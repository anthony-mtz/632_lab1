==> flow/design.v <==
`default_nettype none
module Register
    #(parameter WIDTH = 32)
    (input logic [WIDTH-1:0] D,
     input logic reset, clk, en,
     output logic [WIDTH-1:0] Q);
    always_ff @(posedge clk, posedge reset) begin
        if(reset) Q <= '0;
        else if(en) Q <= D;
    end
endmodule: Register
module DualPortMemory
  #(parameter AW = 32, DW = 32)
   (input logic re, we, clock,
    input logic [AW-1:0] rd_address, wr_address,
    input logic [DW-1:0] wr_data,
    output logic [DW-1:0] rd_data);
   parameter WORDS = 2**AW;
   logic [WORDS-1:0][7:0] M;
   always_ff @(posedge clock) begin
     if (re) rd_data <= M[rd_address +: DW/8];
     else if (we) M[wr_address +: DW/8] <= wr_data;
   end
endmodule: DualPortMemory
module ShiftRegister
  #(parameter INPUT_WIDTH = 4, OUTPUT_WIDTH = 32)
  (input logic [INPUT_WIDTH-1:0] D,
     input logic clk, en, left, load,
   output logic [OUTPUT_WIDTH-1:0] Q);
    always_ff @(posedge clk)
        if(load & en)
          Q <= {{(OUTPUT_WIDTH-INPUT_WIDTH){1'b0}}, D};
        else if(en)
            if(left)
              Q <= {Q[OUTPUT_WIDTH - INPUT_WIDTH - 1: 0], D};
            else
              Q <= {D, Q[OUTPUT_WIDTH-1: INPUT_WIDTH]};
endmodule: ShiftRegister
module Counter
  #(parameter WIDTH = 4, BY = 1)
    (input logic [WIDTH-1:0] D,
     input logic up, clk, en, reset, load,
     output logic [WIDTH-1: 0] Q);
  always_ff @(posedge clk, posedge reset) begin
      if(reset)
        Q <= '0;
      else if (load)
        Q <= D;
      else if(en) begin
        if(up)
          Q <= (Q + WIDTH'(BY));
        else
          Q <= (Q - WIDTH'(BY));
      end
  end
endmodule: Counter
## Reports on Register

Tool output for the design above, in the order of the flow.
Lines are those of the file above, counted from 1.
Operators: Yosys type, input widths -> output width; for muxes data width and select width s.
Cell names lack the library's common part.
Not given: n/a

- Design top: Register
- Clock port: clk
- Library: sky130hd
- Library corner: tt_025C_1v80

## Elaborated design

Counts by Yosys on the flattened word-level netlist (proc, flatten, opt, wreduce; memories kept). Register bits leave out memories and registers merged into their read ports (data or address); mux counts leave out enables and synchronous resets folded into registers. Print and check cells are left out. Cells with the same type and inputs are merged into one.

- Register bits: 32
- Input bits: 35
- Output and inout port bits: 32
- Elaborated cells: 1

## Depth

Depth = most cells in a row (Yosys ltp): at word level without a register or memory, in the mapped netlist without a sequential cell, where the memories' decode and read muxes count.

- Depth in word-level cells: 0
- ABC_AREA: 0
- Gate-level depth with buffers: 3
- Mapped depth without buffers: 1

## Synthesis result

The flow's flattened synthesis, as Yosys stat reports it; memories are mapped. The netlist is that of the ABC_AREA named above (0 if unset); the other value can give another one.

- Standard cells after synthesis: 69
- Cell area after synthesis: 1348.8 um^2
- Sequential part of the area: 800.8 um^2
- Flip-flops: 32

Cell types:

| cell | number | area in all (um^2) |
|---|---|---|
| dfrtp_1 | 32 | 800.768 |
| mux2_4 | 30 | 450.432 |
| buf_12 | 3 | 60.058 |
| mux2_2 | 2 | 22.522 |
| buf_6 | 1 | 11.261 |
| inv_1 | 1 | 3.754 |

## Path before layout

Path of least setup slack by OpenSTA after synthesis, without wires, with an ideal clock, recovery checks aside; 20% of the period is set as input and as output delay. Where synthesis merged equal registers, the netlist keeps one of their names.

- Path type: in2reg
- Start point: input en
- End point: register Q[0]
- Period: 847 ps
- Time at the first pin: 169 ps
- Arrival time: 711 ps
- Data required time: 722 ps
- Slack: 10 ps
- Delay of the path: 667 ps
- Stages on the path: 3
- Period reached after synthesis: 837 ps

"delay of the path" = arrival - input delay + setup time.
"stages on the path" counts driving pins, that of a launching flip-flop among them; a cell with two outputs on the path counts twice.
"period reached after synthesis" = period - worst setup slack (recovery checks aside). The figure is calculated, with input and output delays left at 20% of the set period.

- Cell sequence: buf_6 > buf_12 > mux2_4
- Cells in the longest elaborated chain: 0

RTL lines, path post-synthesis:

| what | RTL line | text |
|---|---|---|
| from (decl) | 5 | `input logic reset, clk, en,` |
| to (assign) | 8 | `if(reset) Q <= '0;` |
| to (assign) | 9 | `else if(en) Q <= D;` |
| to (decl) | 6 | `output logic [WIDTH-1:0] Q);` |

## Timing after layout

Path of least setup slack in the final report of run 1 (OpenROAD, finished layout, wires in). Where an end is a register, its clock arrival counts in the times.
The report prints the path's times to 10 ps; the period is as set.

- Path type: reg2out
- Start point: register Q[2]
- End point: output Q[2]
- Period: 717 ps
- Output delay: 140 ps
- Time at the first pin: 280 ps
- Arrival time: 830 ps
- Data required time: 570 ps
- Slack: -250 ps
- Stages on the path: 2

- Cell sequence: dfrtp_1 > buf_2
- Cells in the longest elaborated chain: 0

RTL lines, path post-layout:

| what | RTL line | text |
|---|---|---|
| from (decl) | 6 | `output logic [WIDTH-1:0] Q);` |
| from (assign) | 8 | `if(reset) Q <= '0;` |
| from (assign) | 9 | `else if(en) Q <= D;` |
| to (decl) | 6 |  |

# Flow runs of Register

Stored flow runs of Register (2 of them; Yosys, OpenROAD, sky130hd). They differ in their settings and are not a sequence. Constraints: input delay and output delay 20% of the set period each, output load 0.01 pF.
"period achieved" means the clock period less the worst setup slack. The figure is calculated, with input and output delays left at 20% of the set period.
"worst path time" is the time allowed to the run's worst setup path (the clock period less input and output delay, where it has them) less its slack. Clock arrival times count: a late capture clock shortens it, a late launch clock lengthens it.
"total power after layout" rests on the timing tool's default activity at the inputs, not on a simulated workload.
"worst path time" is known to 10 ps.

### Run 1

Settings: `period_ns=0.717`, `CORE_UTILIZATION=20`, `SETUP_SLACK_MARGIN=0.08`, `PLACE_DENSITY_LB_ADDON=0.2`, `CELL_PAD_IN_SITES_GLOBAL_PLACEMENT=0`, `ABC_AREA=0`, `SLEW_MARGIN=30`, `MIN_ROUTING_LAYER=met2`, `MAX_ROUTING_LAYER=met5`, `CAP_MARGIN=20`, `CORE_MARGIN=2`

- Total power after layout: 4786 µW
- Overall die area: 7416.6 um^2
- Mapped cell area after synthesis: 1348.8 um^2
- Worst-case hold slack: 220 ps
- Standard-cell area after routing: 2327.2 um^2
- Period achieved: 969 ps
- Worst path time: 830 ps
- Type of the worst setup path: reg2out
- Setup slack of the worst path: -252 ps
- Final setup TNS: -11578 ps

### Run 2

Settings: `period_ns=1.32`, `CORE_UTILIZATION=65`, `PLACE_DENSITY_LB_ADDON=0.25`, `HOLD_SLACK_MARGIN=0.28`, `CORE_MARGIN=4`, `CELL_PAD_IN_SITES_DETAIL_PLACEMENT=1`, `GPL_TIMING_DRIVEN=0`, `GPL_ROUTABILITY_DRIVEN=0`, `SLEW_MARGIN=10`, `MAX_ROUTING_LAYER=met4`, `CAP_MARGIN=20`

Stopped before the end: placement reported FLW-0024.
